==> flow/design.v <==
`timescale 1ns / 1ps
module debug_ctrl (
    input clk, rst,
    input debug_clk,
    input wire en,
    input wire [31:0] debug_data,
    input wire [31:0] wb_pc,
    input wire [31:0] wb_inst,
    input wire [31:0] mem_addr,
    input wire [31:0] mem_data,
    input wire uart_busy,
    output wire [4:0] debug_addr,
    output wire [7:0] sim_uart_char,
    output wire sim_uart_char_valid
);
    localparam STR_X = "x";
    localparam STR_PC = "WB_PC  ";
    localparam STR_INST = "WB_INST";
    localparam STR_CUST0 = "CUSTOM0"; 
    localparam STR_CUST1 = "CUSTOM1";
    localparam STR_COLON = "=0x";
    localparam BEAT_REG = 15;  
    localparam NUM_REG = 32; 
    localparam BEAT_CUST = 19;   
    localparam NUM_CUST_SIG = 4;  
    wire [31:0] cust_sig_list [0:31];
    assign cust_sig_list[0] = wb_pc;
    assign cust_sig_list[1] = wb_inst;
    assign cust_sig_list[2] = mem_addr;
    assign cust_sig_list[3] = mem_data;
    wire[55:0] cust_name_list [0:31];
    assign cust_name_list[0] = STR_PC;
    assign cust_name_list[1] = STR_INST;
    assign cust_name_list[2] = "MEMADDR";
    assign cust_name_list[3] = "MEMDATA";
    reg[4:0] cust_counter;   
    localparam CNT_REG = NUM_REG-1;
    localparam CNT_CUST = NUM_CUST_SIG - 1;
    localparam sIDLE = 2'b00;
    localparam sREG = 2'b01;   
    localparam sCUST = 2'b10;  
    wire[7:0] ascii_char [0:7];  
    wire[63:0] ascii_buffer;
    wire[20*8-1:0] str_buffer;  
    wire[7:0] char_array [0:BEAT_CUST];
    reg[1:0] state;
    reg[4:0] reg_counter;
    reg[4:0] beat_counter;
    reg start;  
    reg done;   
    wire reg_cnt_full = reg_counter == CNT_REG;
    wire reg_beat_full = beat_counter == BEAT_REG;
    wire cust_cnt_full = cust_counter == CNT_CUST;
    wire cust_beat_full = beat_counter == BEAT_CUST;
    wire reg_beat_done = reg_beat_full && sim_uart_char_valid;
    wire cust_beat_done = cust_beat_full && sim_uart_char_valid;
    wire reg_trans_done = reg_cnt_full && reg_beat_done;
    wire cust_trans_done = cust_cnt_full && cust_beat_done;
    always@(posedge clk) begin
        if(rst) begin
            start <= 0;
            done <= 0;
        end else begin
            if (debug_clk && done==0 && en) begin
                start <= 1;
                done <= 1;
            end else if (done==1) begin
                start <= 0;
                done <= debug_clk ? done : 0;
            end
        end
    end
    always@(posedge clk) begin
        if(rst) begin
            state <= sIDLE;
        end else begin
            if (start) begin 
                if(state == sIDLE)begin
                    state <= sREG;
                end      
            end else begin
                case(state)
                    sREG: begin
                        state <= reg_trans_done ? sCUST : state;
                    end
                    sCUST: begin
                        state <= cust_trans_done ? sIDLE : state; 
                    end
                    default: begin
                        state <= state;
                    end
                endcase 
            end
        end
    end
    always@(posedge clk) begin
        if(rst) begin
            reg_counter <= 5'd1;
            beat_counter <= 5'd0;
            cust_counter <= 0;
        end else begin 
            case(state)
                sREG: begin
                    reg_counter <= reg_beat_done ? 
                                   reg_cnt_full ? 5'd1 : reg_counter + 1 
                                   : reg_counter;
                    beat_counter <= reg_beat_done ? 0 :
                                   uart_busy ? beat_counter : beat_counter + 1;
                end
                sCUST: begin
                    cust_counter <= cust_beat_done ? 
                                  cust_cnt_full ? 0 : cust_counter + 1 
                                  : cust_counter;
                    beat_counter <= cust_beat_done ? 0 :
                                   uart_busy ? beat_counter : beat_counter + 1;
                end
                default: begin
                    reg_counter <= 5'd1;
                    beat_counter <= 5'd0;
                    cust_counter <= 0;
                end
            endcase
        end
    end
    assign debug_addr = reg_counter;
    wire[31:0] sig_cust = cust_sig_list[cust_counter];  
    wire[31:0] debug_sig = state == sREG ? debug_data :
                           state == sCUST ? sig_cust : 0;
    wire[23:0] reg_name = {STR_X, num2str_dec(reg_counter)};   
    wire[55:0] cust_name = cust_name_list[cust_counter];       
    genvar i;
    generate for(i = 0; i < 8; i = i + 1)
    	begin : ascii_enc
    		assign ascii_char[i] = { num2str_hex(debug_sig[4*i+3 : 4*i]) };
    	end
    endgenerate
    assign ascii_buffer = {ascii_char[7],ascii_char[6],ascii_char[5],ascii_char[4],
                           ascii_char[3],ascii_char[2],ascii_char[1],ascii_char[0]};
    assign str_buffer = state == sREG ? {reg_name, STR_COLON, ascii_buffer, "\n",8'h0d, 32'd0}:
                        state == sCUST  ? {cust_name, STR_COLON, ascii_buffer, "\n",8'h0d} : 0;
    generate for(i = 0; i < 20; i = i + 1)
    	begin : buffer2array
    		assign char_array[i] = str_buffer[(BEAT_CUST-i)*8+7:(BEAT_CUST-i)*8];
    	end
    endgenerate
    assign sim_uart_char = char_array[beat_counter];
    assign sim_uart_char_valid = (state != sIDLE) & (~uart_busy);
    function [7:0] num2str_hex;
		input [3:0] number;
		begin
			if (number < 10)
				num2str_hex = "0" + number;
			else
				num2str_hex = "A" - 10 + number;
		end
	endfunction
    function [15:0] num2str_dec;
		input [5:0] number;
		begin
			if (number < 10)
				num2str_dec = {"0","0" + number};
            else if (number < 20)
                num2str_dec = {"1","0" + (number - 5'd10)};
            else if (number < 30)
                num2str_dec = {"2","0" + (number - 5'd20)};
			else
				num2str_dec = {"3","0" + (number - 5'd30)};
		end
	endfunction
endmodule
-- Tool chain data of debug_ctrl
The steps from the RTL of debug_ctrl to its reports follow in flow order.
Line numbers count from 1 in the design file above.
Operators: Yosys type, input widths -> output width; for muxes data width and select width s.
Not given: --
- top: debug_ctrl
- clock: clk
- cell library: sky130hd
- library corner: tt_025C_1v80

-- Word level
Source: Yosys, flattened and elaborated, memories not mapped. Widths are those after wreduce. Registers that Yosys merges into a memory's read port (data or address) are not register bits. Print and check cells do not count. Equal cells are merged and count once.
- noted add/sub/neg operators: 26
- order comparisons at 11
- noted eq/ne operators: 58
- muxes and demuxes: 38
- bitwise gates (word level): 5
- reductions and logical operators: 15
- operators by type and width (cell ; number):
    $pmux 56 s32 ; 1
    $pmux 32 s32 ; 1
    $mux 160 ; 2
    $pmux 8 s20 ; 1
    $add 6x4->7 const A ; 16
    $eq 5x5->1 const B ; 21
    $eq 5x4->1 const B ; 16
    $mux 32 ; 2
    $mux 7 ; 8
    $eq 5x3->1 const B ; 8
    $mux 5 ; 7
    $lt 4x4->1 const B ; 8
    $pmux 5 s2 ; 3
    $add 7x6->8 const A ; 3
    $eq 5x2->1 const B ; 4
    $mux 10 ; 2
    $add 5x1->5 const B ; 3
    $sub 5x5->6 const B ; 2
    $eq 5x1->1 const B ; 2
    $lt 5x5->1 const B ; 2
    $logic_not 5->1 ; 2
    $mux 9 ; 1
    $mux 2 ; 4
    $add 6x5->7 const A ; 1
    $logic_and 1x1->1 ; 6
    $ne 3x3->1 const B ; 2
    $sub 5x4->6 const B ; 1
    $lt 5x4->1 const B ; 1
Other operator kinds: 13; their cells: 23.
- noted register bits after elaboration: 19
- input bits: 165
- output and inout bits: 14
- noted cells after elaboration: 159

-- Longest topological paths
Longest topological path by Yosys (ltp), each cell counted once; first at word level (registers and memories cut), then after technology mapping (sequential cells cut; the memories' decode and read muxes count).
- noted depth after elaboration: 9
- ABC_AREA at 0
- depth in mapped cells at 17
- gate-level depth less buffers: 15

-- After synthesis
Source: synth_stat.txt of the flow (Yosys; design flattened, memories mapped). It holds for the ABC_AREA given above (unset counts as 0); a run with the other value may have another netlist.
Totals and module areas in this step are rounded.
- cells in the netlist: 743
- synthesis area: 4910 um2
- area of sequential cells at 380 um2
- flip-flops: 19
- buffers at 61
- cells by type (type ; number ; area in all (um2)):
    sky130_fd_sc_hd__dfxtp_1 ; 19 ; 380.365
    sky130_fd_sc_hd__nand2_1 ; 98 ; 367.853
    sky130_fd_sc_hd__a21oi_1 ; 71 ; 355.341
    sky130_fd_sc_hd__ha_1 ; 28 ; 350.336
    sky130_fd_sc_hd__nor2_1 ; 64 ; 240.23
    sky130_fd_sc_hd__o21ai_0 ; 41 ; 205.197
    sky130_fd_sc_hd__a22oi_1 ; 23 ; 172.666
    sky130_fd_sc_hd__a222oi_1 ; 15 ; 150.144
    sky130_fd_sc_hd__nand3_1 ; 25 ; 125.12
    sky130_fd_sc_hd__clkbuf_1 ; 33 ; 123.869
    sky130_fd_sc_hd__o211ai_1 ; 14 ; 105.101
    sky130_fd_sc_hd__and2_1 ; 16 ; 100.096
    sky130_fd_sc_hd__a31oi_1 ; 15 ; 93.84
    sky130_fd_sc_hd__xnor2_1 ; 10 ; 87.584
    sky130_fd_sc_hd__xor2_1 ; 10 ; 87.584
    sky130_fd_sc_hd__buf_2 ; 17 ; 85.082
    sky130_fd_sc_hd__and3_1 ; 13 ; 81.328
    sky130_fd_sc_hd__inv_1 ; 20 ; 75.072
Not listed: further types 67, cells in them 211.

-- Path before layout
Source: OpenSTA report_checks on the synthesized netlist (no wires, ideal clock, input and output delay 20% of the period each), path of least setup slack; recovery checks are left aside. Register names are those of the netlist, which keeps one name where synthesis merged equal registers.
- kind: reg-to-output
- start point: reg cust_counter[0]
- end point: out sim_uart_char[4]
- noted period: 3.68 ns
- external output delay at 0.736 ns
- noted launch time at the first pin: 0.000 ns
- arrival at 3.020 ns
- required time at 2.944 ns
- noted slack: -0.076 ns
- delay of the path: 3.020 ns
- stages on the path: 17
- noted buffers on the path: 2
- synthesis period reached at 3.756 ns
"delay of the path" is the arrival time less input delay plus setup time.
At an output port there is no setup time.
"stages on the path": output pins that drive a net of the path, with the launching flip-flop's if there is one; two outputs of one cell count as two.
"synthesis period reached" is the clock period less the worst setup slack; recovery checks do not enter. This is arithmetic on one report: input and output delays are still those of the set period (20% each).
The rows between start and end are the longest chain of elaborated cells between them; the timing report does not say that the signal goes this way. Where chains are equally long, one stands for them.
A line is the first line of the expression or statement that the cell stems from. Yosys adds cells for indexed reads and writes and turns some case tables into memories.
At most two assigning lines are given for a register; there are more.
- path through: sky130_fd_sc_hd__dfxtp_1 > sky130_fd_sc_hd__inv_1 > sky130_fd_sc_hd__ha_1 > sky130_fd_sc_hd__buf_2 > sky130_fd_sc_hd__or2_2 > sky130_fd_sc_hd__a211oi_1 > sky130_fd_sc_hd__clkbuf_1 > sky130_fd_sc_hd__a31oi_1 > sky130_fd_sc_hd__o21a_1 > sky130_fd_sc_hd__ha_1 > sky130_fd_sc_hd__a31oi_1 > sky130_fd_sc_hd__o21ai_1 > sky130_fd_sc_hd__a21o_1 > sky130_fd_sc_hd__a22oi_1 > sky130_fd_sc_hd__a31oi_1 > sky130_fd_sc_hd__o21ai_1 > sky130_fd_sc_hd__a31oi_1
- cells in the longest elaborated chain: 9
- noted elaborated cells on any way between the ends: 71
- classes of those cells: add/sub: 16; compare: 8; eq/ne: 31; mux: 15; reduce/logical: 1
- RTL lines, path after synthesis (element ; RTL line ; source):
    start, declared ; 36 ; reg[4:0] cust_counter;
    start, assigned ; 100 ; cust_counter <= 0;
    start, assigned ; 111 ; cust_counter <= cust_beat_done ?
    $eq 5x5->1 ; 126 ; wire[31:0] sig_cust = cust_sig_list[cust_counter];
    $pmux 32 s32 ; 126 ;
    $mux 32 ; 128 ; state == sCUST ? sig_cust : 0;
    $mux 32 ; 127 ; wire[31:0] debug_sig = state == sREG ? debug_data :
    $add 6x4->7 ; 154 ; num2str_hex = "A" - 10 + number;
    $mux 7 ; 151 ; if (number < 10)
    $mux 160 ; 140 ; state == sCUST  ? {cust_name, STR_COLON, ascii_buffer, "\n",8'h0d} : 0;
    $mux 160 ; 139 ; assign str_buffer = state == sREG ? {reg_name, STR_COLON, ascii_buffer, "\n",8'h0d, 32'd0}:
    $pmux 8 s20 ; 146 ; assign sim_uart_char = char_array[beat_counter];
    end, declared ; 13 ; output wire [7:0] sim_uart_char,

-- Path in the finished layout
From the final timing report of flow run A: the path of least setup slack in the routed layout; clock arrival at registers is part of the times.
- kind: input-to-output
- start point: in mem_data[8]
- end point: out sim_uart_char[6]
- noted period: 4.34 ns
- input delay at 0.87 ns
- external output delay at 0.87 ns
- noted launch time at the first pin: 0.87 ns
- arrival at 3.42 ns
- required time at 3.47 ns
- noted slack: 0.06 ns
- stages on the path: 12
- noted buffers on the path: 2
The rows between start and end are the longest chain of elaborated cells between them; the timing report does not say that the signal goes this way. Where chains are equally long, one stands for them.
- path through: sky130_fd_sc_hd__clkdlybuf4s50_1 > sky130_fd_sc_hd__a221o_1 > sky130_fd_sc_hd__a221o_1 > sky130_fd_sc_hd__o211ai_1 > sky130_fd_sc_hd__ha_2 > sky130_fd_sc_hd__o21bai_1 > sky130_fd_sc_hd__nand2_1 > sky130_fd_sc_hd__nor2_1 > sky130_fd_sc_hd__nor3_2 > sky130_fd_sc_hd__o211ai_1 > sky130_fd_sc_hd__o32a_1 > sky130_fd_sc_hd__clkbuf_2
- cells in the longest elaborated chain: 8
- noted elaborated cells on any way between the ends: 10
- RTL lines with such cells at 9
- classes of those cells: add/sub: 2; compare: 1; mux: 7
- RTL lines, path after layout (element ; RTL line ; source):
    start, declared ; 10 ; input wire [31:0] mem_data,
    $pmux 32 s32 ; 126 ; wire[31:0] sig_cust = cust_sig_list[cust_counter];
    $mux 32 ; 128 ; state == sCUST ? sig_cust : 0;
    $mux 32 ; 127 ; wire[31:0] debug_sig = state == sREG ? debug_data :
    $add 6x4->7 ; 154 ; num2str_hex = "A" - 10 + number;
    $mux 7 ; 151 ; if (number < 10)
    $mux 160 ; 140 ; state == sCUST  ? {cust_name, STR_COLON, ascii_buffer, "\n",8'h0d} : 0;
    $mux 160 ; 139 ; assign str_buffer = state == sREG ? {reg_name, STR_COLON, ascii_buffer, "\n",8'h0d, 32'd0}:
    $pmux 8 s20 ; 146 ; assign sim_uart_char = char_array[beat_counter];
    end, declared ; 13 ; output wire [7:0] sim_uart_char,

Data sheet: physical implementation of debug_ctrl

Module debug_ctrl, platform sky130hd: 2 stored runs of the flow (Yosys, OpenROAD) with differing settings, in no particular order. Input and output delays are each 20% of the period that was set; the output load is 0.01 pF.
"period reached": clock period set for the run, less the worst setup slack. It is reckoned from that one timing run; input and output delays stay at 20% of the period that was set.
"critical path time" = time allowed to the worst setup path (clock period - input delay - output delay, where it has them) - its slack; a late launch clock adds to it, a late capture clock takes from it.
"total power of the final layout" rests on the timing tool's default activity at the inputs, not on a simulated workload.
Values from the reports are rounded here.

Flow run A

==> flow/run.sh <==
#!/bin/bash
# the make line also repeats the synthesis and layout settings of config.mk as NAME=value (left out here)
make -C /OpenROAD-flow-scripts/flow DESIGN_CONFIG=/design/flow/config.mk WORK_HOME=/design/flow/orfs CLKGATE_MAP_FILE= finish
==> flow/config.mk <==
export PLATFORM = sky130hd
export DESIGN_NAME = debug_ctrl
export DESIGN_NICKNAME = debug_ctrl
export VERILOG_FILES = /design/flow/design.v
export SDC_FILE = /design/flow/constraint.sdc
export NUM_CORES = 4
export LEC_CHECK = 0
export CAP_MARGIN = 20
export CORE_MARGIN = 2
export CORE_UTILIZATION = 40
export SETUP_SLACK_MARGIN = 0.02
export SLEW_MARGIN = 20
==> flow/constraint.sdc <==
create_clock -name core_clock -period 4.34 [get_ports {clk}]
set_input_delay 0.8680 -clock core_clock [delete_from_list [all_inputs] [get_ports {clk}]]
set_output_delay 0.8680 -clock core_clock [all_outputs]
set_load 0.01 [all_outputs]

Measured in flow run A:
- summed negative setup slack: 0.000 ns
- total power of the final layout: 1.29 mW
- chip area in the Yosys report at 4,910 um2
- critical path time: 2.55 ns
- kind of the worst setup path: input-to-output
- noted the utilization in the final report: 69.3 %
- noted the worst hold slack after layout: 0.419 ns
- total die area at 13,200 um2
- period reached: 4.284 ns
- setup slack of the critical path at 0.056 ns
- standard-cell area after routing: 8,320 um2

Flow run B

==> flow/run.sh <==
#!/bin/bash
# the make line also repeats the synthesis and layout settings of config.mk as NAME=value (left out here)
make -C /OpenROAD-flow-scripts/flow DESIGN_CONFIG=/design/flow/config.mk WORK_HOME=/design/flow/orfs CLKGATE_MAP_FILE= finish
==> flow/config.mk <==
export PLATFORM = sky130hd
export DESIGN_NAME = debug_ctrl
export DESIGN_NICKNAME = debug_ctrl
export VERILOG_FILES = /design/flow/design.v
export SDC_FILE = /design/flow/constraint.sdc
export NUM_CORES = 4
export LEC_CHECK = 0
export CAP_MARGIN = 20
export CELL_PAD_IN_SITES_GLOBAL_PLACEMENT = 0
export CORE_MARGIN = 5
export CORE_UTILIZATION = 61
export GPL_TIMING_DRIVEN = 0
export MAX_ROUTING_LAYER = met4
export PLACE_DENSITY_LB_ADDON = 0.2
export SETUP_SLACK_MARGIN = 0.36
export SLEW_MARGIN = 20
==> flow/constraint.sdc <==
create_clock -name core_clock -period 4.41 [get_ports {clk}]
set_input_delay 0.8820 -clock core_clock [delete_from_list [all_inputs] [get_ports {clk}]]
set_output_delay 0.8820 -clock core_clock [all_outputs]
set_load 0.01 [all_outputs]

Flow run B: did not finish, placement stopped with FLW-0024.
